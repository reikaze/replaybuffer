==> flow/design.v <==
module fifo(clk, reset, wr, rd, full, empty, w_addr, r_addr);
input                clk, reset;
input                wr,  rd;
output             full, empty;
output  [2:0]   w_addr, r_addr;
reg        [2:0]   w_addr, r_addr;
always@(posedge clk)
begin
   if(reset) 
   begin
       w_addr <=0;
       r_addr <=0;
   end
   else
     if( wr && !full)
        if( w_addr >= 4)
            w_addr <= 0;
        else
            w_addr <= w_addr + 1;
     if( rd && !empty)
        if( r_addr >= 4)
            r_addr <= 0;
        else
            r_addr <= r_addr + 1;
end
assign full = ((r_addr[2]!=w_addr[2]) && (r_addr[1:0]==w_addr[1:0]))?1'b1:1'b0;
assign empty= (r_addr == w_addr) ? 1'b1 : 1'b0;
endmodule
== From RTL to reports: fifo ==
What the tools print for fifo, step after step.
Line numbers count from 1 in the design file above.
Operators: Yosys type, input widths -> output width; for muxes data width and select width s.
Library cell names are shortened.
A cell with -- has no value.

* Design top: fifo
* Clock port: clk
* Standard-cell library: sky130hd
* Library corner: tt_025C_1v80

== Elaborated design ==
Counts by Yosys on the flattened word-level netlist (proc, flatten, opt, wreduce; memories kept). Register bits leave out memories and registers merged into their read ports (data or address). Print and check cells are left out. Cells with the same type and inputs are merged into one.

* Register bits: 6
* Latch bits: 0
* Bits in writable memories: 0
* Bits in read-only memories: 0
* Clocked read ports x word width: 0
* Memories kept: 0
* Input port bits: 4
* Output and inout port bits: 8
* Cells after elaboration: 21

* $add $sub $neg: 2
* Multiply operators: 0
* Div/mod/pow operators: 0
* Order comparisons: 2
* Equal/unequal tests: 3
* Shifts and indexed selects: 0
* Mux-type cells: 6
* Bitwise operators: 0
* Reductions and logical operators: 6

{| class="wikitable"
|+ Operators with widths
! operator !! number
|-
| $mux 3 || 4
|-
| $add 3x1->3 const B || 2
|-
| $ge 3x3->1 const B || 2
|-
| $logic_and 1x1->1 || 3
|-
| $eq 3x3->1 || 1
|-
| $logic_not 1->1 || 2
|-
| $eq 2x2->1 || 1
|-
| $reduce_bool 2->1 || 1
|-
| $mux 1 || 2
|-
| $ne 1x1->1 || 1
|}

== Depth ==
Longest topological path by Yosys (ltp), each cell counted once; first at word level (registers and memories cut), then after technology mapping (sequential cells cut; the memories' decode and read muxes count).

* Word-level depth: 5
* ABC_AREA: 0
* Depth in mapped cells: 4
* Depth with buffers taken out: 4

== Netlist ==
Yosys stat after the flow's synthesis: flattened, memories mapped to cells. It holds for the ABC_AREA given above (unset counts as 0); a run with the other value may have another netlist.

* Mapped cells: 42
* Chip area (Yosys): 410.4 µm²
* Mapped flip-flops: 6

{| class="wikitable"
|+ Cells by type
! type !! number
|-
| edfxtp_1 || 3
|-
| dfxtp_1 || 3
|-
| ha_1 || 3
|-
| xnor2_1 || 3
|-
| xor2_2 || 1
|-
| inv_1 || 4
|-
| nand2_1 || 4
|-
| and2_1 || 2
|-
| a21oi_1 || 2
|-
| mux2i_1 || 1
|-
| nor3_1 || 2
|-
| o22a_2 || 1
|-
| o311a_1 || 1
|-
| nand4b_1 || 1
|-
| o2111ai_1 || 1
|-
| o221ai_1 || 1
|-
| xor2_1 || 1
|-
| o211ai_1 || 1
|}

Not listed: further types 7, cells in them 7.

== Path before layout ==
Path of least setup slack by OpenSTA after synthesis, without wires, with an ideal clock, recovery checks aside; 20% of the period is set as input and as output delay. Where synthesis merged equal registers, the netlist keeps one of their names.

* Kind: reg2reg
* From: reg r_addr[1]
* To: reg r_addr[1]
* Period: 1.67 ns
* Arrival time: 1.198 ns
* Path slack: 0.218 ns
* Delay of the path: 1.453 ns
* Stages on the path: 4
* Path buffers: 0
* Synthesis period reached: 1.452 ns

"delay of the path" = arrival - input delay + setup time.
"stages on the path" counts driving pins, that of a launching flip-flop among them; a cell with two outputs on the path counts twice.
"synthesis period reached" = period - worst setup slack (recovery checks aside). The figure is calculated, with input and output delays left at 20% of the set period.
The rows between start and end are the longest chain of elaborated cells between them; the timing report does not say that the signal goes this way. Where chains are equally long, one stands for them.
Each line given opens the expression or statement behind the cell; cells for indexed reads and writes are added by Yosys, which also makes memories of some case tables.
A register here has more assigning lines than the two given.
Ways into the end's enable are left out, as the timed path ends at the data pin.

* Cell sequence: edfxtp_1 xor2_2 o311a_1 and2_1
* Cells in the longest elaborated chain: 5
* Elaborated cells on any way between the ends: 8
* Classes of those cells: add/sub (1); compare (1); eq/ne (1); mux (3); reduce/logical (2)

{| class="wikitable"
|+ RTL lines, path after synthesis
! item !! RTL line !! source
|-
| start, declared || 5 || <nowiki>output  [2:0]   w_addr, r_addr;</nowiki>
|-
| start, assigned || 12 || <nowiki>r_addr <=0;</nowiki>
|-
| start, assigned || 24 || <nowiki>r_addr <= r_addr + 1;</nowiki>
|-
| $eq 3x3->1 || 27 || <nowiki>assign empty= (r_addr == w_addr) ? 1'b1 : 1'b0;</nowiki>
|-
| $mux 1 || 27 ||
|-
| $logic_not 1->1 || 20 || <nowiki>if( rd && !empty)</nowiki>
|-
| $logic_and 1x1->1 || 20 ||
|-
| $mux 3 || 20 ||
|-
| end, assigned || 22 || <nowiki>r_addr <= 0;</nowiki>
|-
| end, assigned || 24 ||
|-
| end, declared || 5 ||
|}

== Path in the finished layout ==
Path of least setup slack in the final report of run 1 (OpenROAD, finished layout, wires in). Where an end is a register, its clock arrival counts in the times.

* Kind: reg2reg
* From: reg r_addr[0]
* To: reg r_addr[2]
* Period: 1.73 ns
* Arrival time: 1.66 ns
* Path slack: 0.08 ns
* Stages on the path: 6
* Path buffers: 2

The rows between start and end are the longest chain of elaborated cells between them; the timing report does not say that the signal goes this way. Where chains are equally long, one stands for them.
A register here has more assigning lines than the two given.
Ways into the end's enable are left out, as the timed path ends at the data pin.

* Cell sequence: edfxtp_1 buf_4 xor2_2 buf_4 o311a_4 and2_1
* Cells in the longest elaborated chain: 5
* Elaborated cells on any way between the ends: 8
* Classes of those cells: add/sub (1); compare (1); eq/ne (1); mux (3); reduce/logical (2)

{| class="wikitable"
|+ RTL lines, path post-layout
! item !! RTL line !! source
|-
| start, declared || 5 || <nowiki>output  [2:0]   w_addr, r_addr;</nowiki>
|-
| start, assigned || 12 || <nowiki>r_addr <=0;</nowiki>
|-
| start, assigned || 24 || <nowiki>r_addr <= r_addr + 1;</nowiki>
|-
| $eq 3x3->1 || 27 || <nowiki>assign empty= (r_addr == w_addr) ? 1'b1 : 1'b0;</nowiki>
|-
| $mux 1 || 27 ||
|-
| $logic_not 1->1 || 20 || <nowiki>if( rd && !empty)</nowiki>
|-
| $logic_and 1x1->1 || 20 ||
|-
| $mux 3 || 20 ||
|-
| end, assigned || 22 || <nowiki>r_addr <= 0;</nowiki>
|-
| end, assigned || 24 ||
|-
| end, declared || 5 ||
|}

Memo
Re: implementation data of fifo

Below are 2 stored runs of the flow (Yosys, OpenROAD; platform sky130hd) on fifo, each with its settings and what was measured, unordered. Constraints: input delay and output delay 20% of the set period each, output load 0.01 pF.

Run 1
==> flow/run.sh <==
#!/bin/bash
# the make line also repeats the synthesis and layout settings of config.mk as NAME=value (left out here)
make -C /OpenROAD-flow-scripts/flow DESIGN_CONFIG=/design/flow/config.mk WORK_HOME=/design/flow/orfs CLKGATE_MAP_FILE= finish
==> flow/config.mk <==
export PLATFORM = sky130hd
export DESIGN_NAME = fifo
export DESIGN_NICKNAME = fifo
export VERILOG_FILES = /design/flow/design.v
export SDC_FILE = /design/flow/constraint.sdc
export NUM_CORES = 4
export LEC_CHECK = 0
export CAP_MARGIN = 20
export CORE_MARGIN = 9
export CORE_UTILIZATION = 36
export CTS_CLUSTER_SIZE = 60
export GPL_ROUTABILITY_DRIVEN = 1
export MAX_ROUTING_LAYER = met4
export MIN_ROUTING_LAYER = met2
export PLACE_DENSITY_LB_ADDON = 0.28
export SETUP_SLACK_MARGIN = 0.3
export SLEW_MARGIN = 20
==> flow/constraint.sdc <==
create_clock -name core_clock -period 1.73 [get_ports {clk}]
set_input_delay 0.3460 -clock core_clock [delete_from_list [all_inputs] [get_ports {clk}]]
set_output_delay 0.3460 -clock core_clock [all_outputs]
set_load 0.01 [all_outputs]

==> results of run 1 <==
chip area after synthesis (Yosys): 410.4 µm²
die area: 2679.6 µm²
standard-cell area of the final layout: 778.2 µm²
utilization: 78.5%
worst setup slack after layout: 0.080 ns

Run 2
==> flow/run.sh <==
#!/bin/bash
# the make line also repeats the synthesis and layout settings of config.mk as NAME=value (left out here)
make -C /OpenROAD-flow-scripts/flow DESIGN_CONFIG=/design/flow/config.mk WORK_HOME=/design/flow/orfs CLKGATE_MAP_FILE= finish
==> flow/config.mk <==
export PLATFORM = sky130hd
export DESIGN_NAME = fifo
export DESIGN_NICKNAME = fifo
export VERILOG_FILES = /design/flow/design.v
export SDC_FILE = /design/flow/constraint.sdc
export NUM_CORES = 4
export LEC_CHECK = 0
export CAP_MARGIN = 20
export CORE_ASPECT_RATIO = 1.01
export CORE_MARGIN = 7
export CORE_UTILIZATION = 16
export CTS_CLUSTER_SIZE = 22
export GPL_TIMING_DRIVEN = 0
export HOLD_SLACK_MARGIN = 0.17
export MAX_ROUTING_LAYER = met5
export PLACE_DENSITY = 0.39
export SETUP_SLACK_MARGIN = 0.05
export SLEW_MARGIN = 20
export TNS_END_PERCENT = 45
==> flow/constraint.sdc <==
create_clock -name core_clock -period 0.842 [get_ports {clk}]
set_input_delay 0.1684 -clock core_clock [delete_from_list [all_inputs] [get_ports {clk}]]
set_output_delay 0.1684 -clock core_clock [all_outputs]
set_load 0.01 [all_outputs]

==> results of run 2 <==
chip area after synthesis (Yosys): 410.4 µm²
die area: 4179.2 µm²
standard-cell area of the final layout: 787.0 µm²
utilization: 32.4%
worst setup slack after layout: -0.624 ns
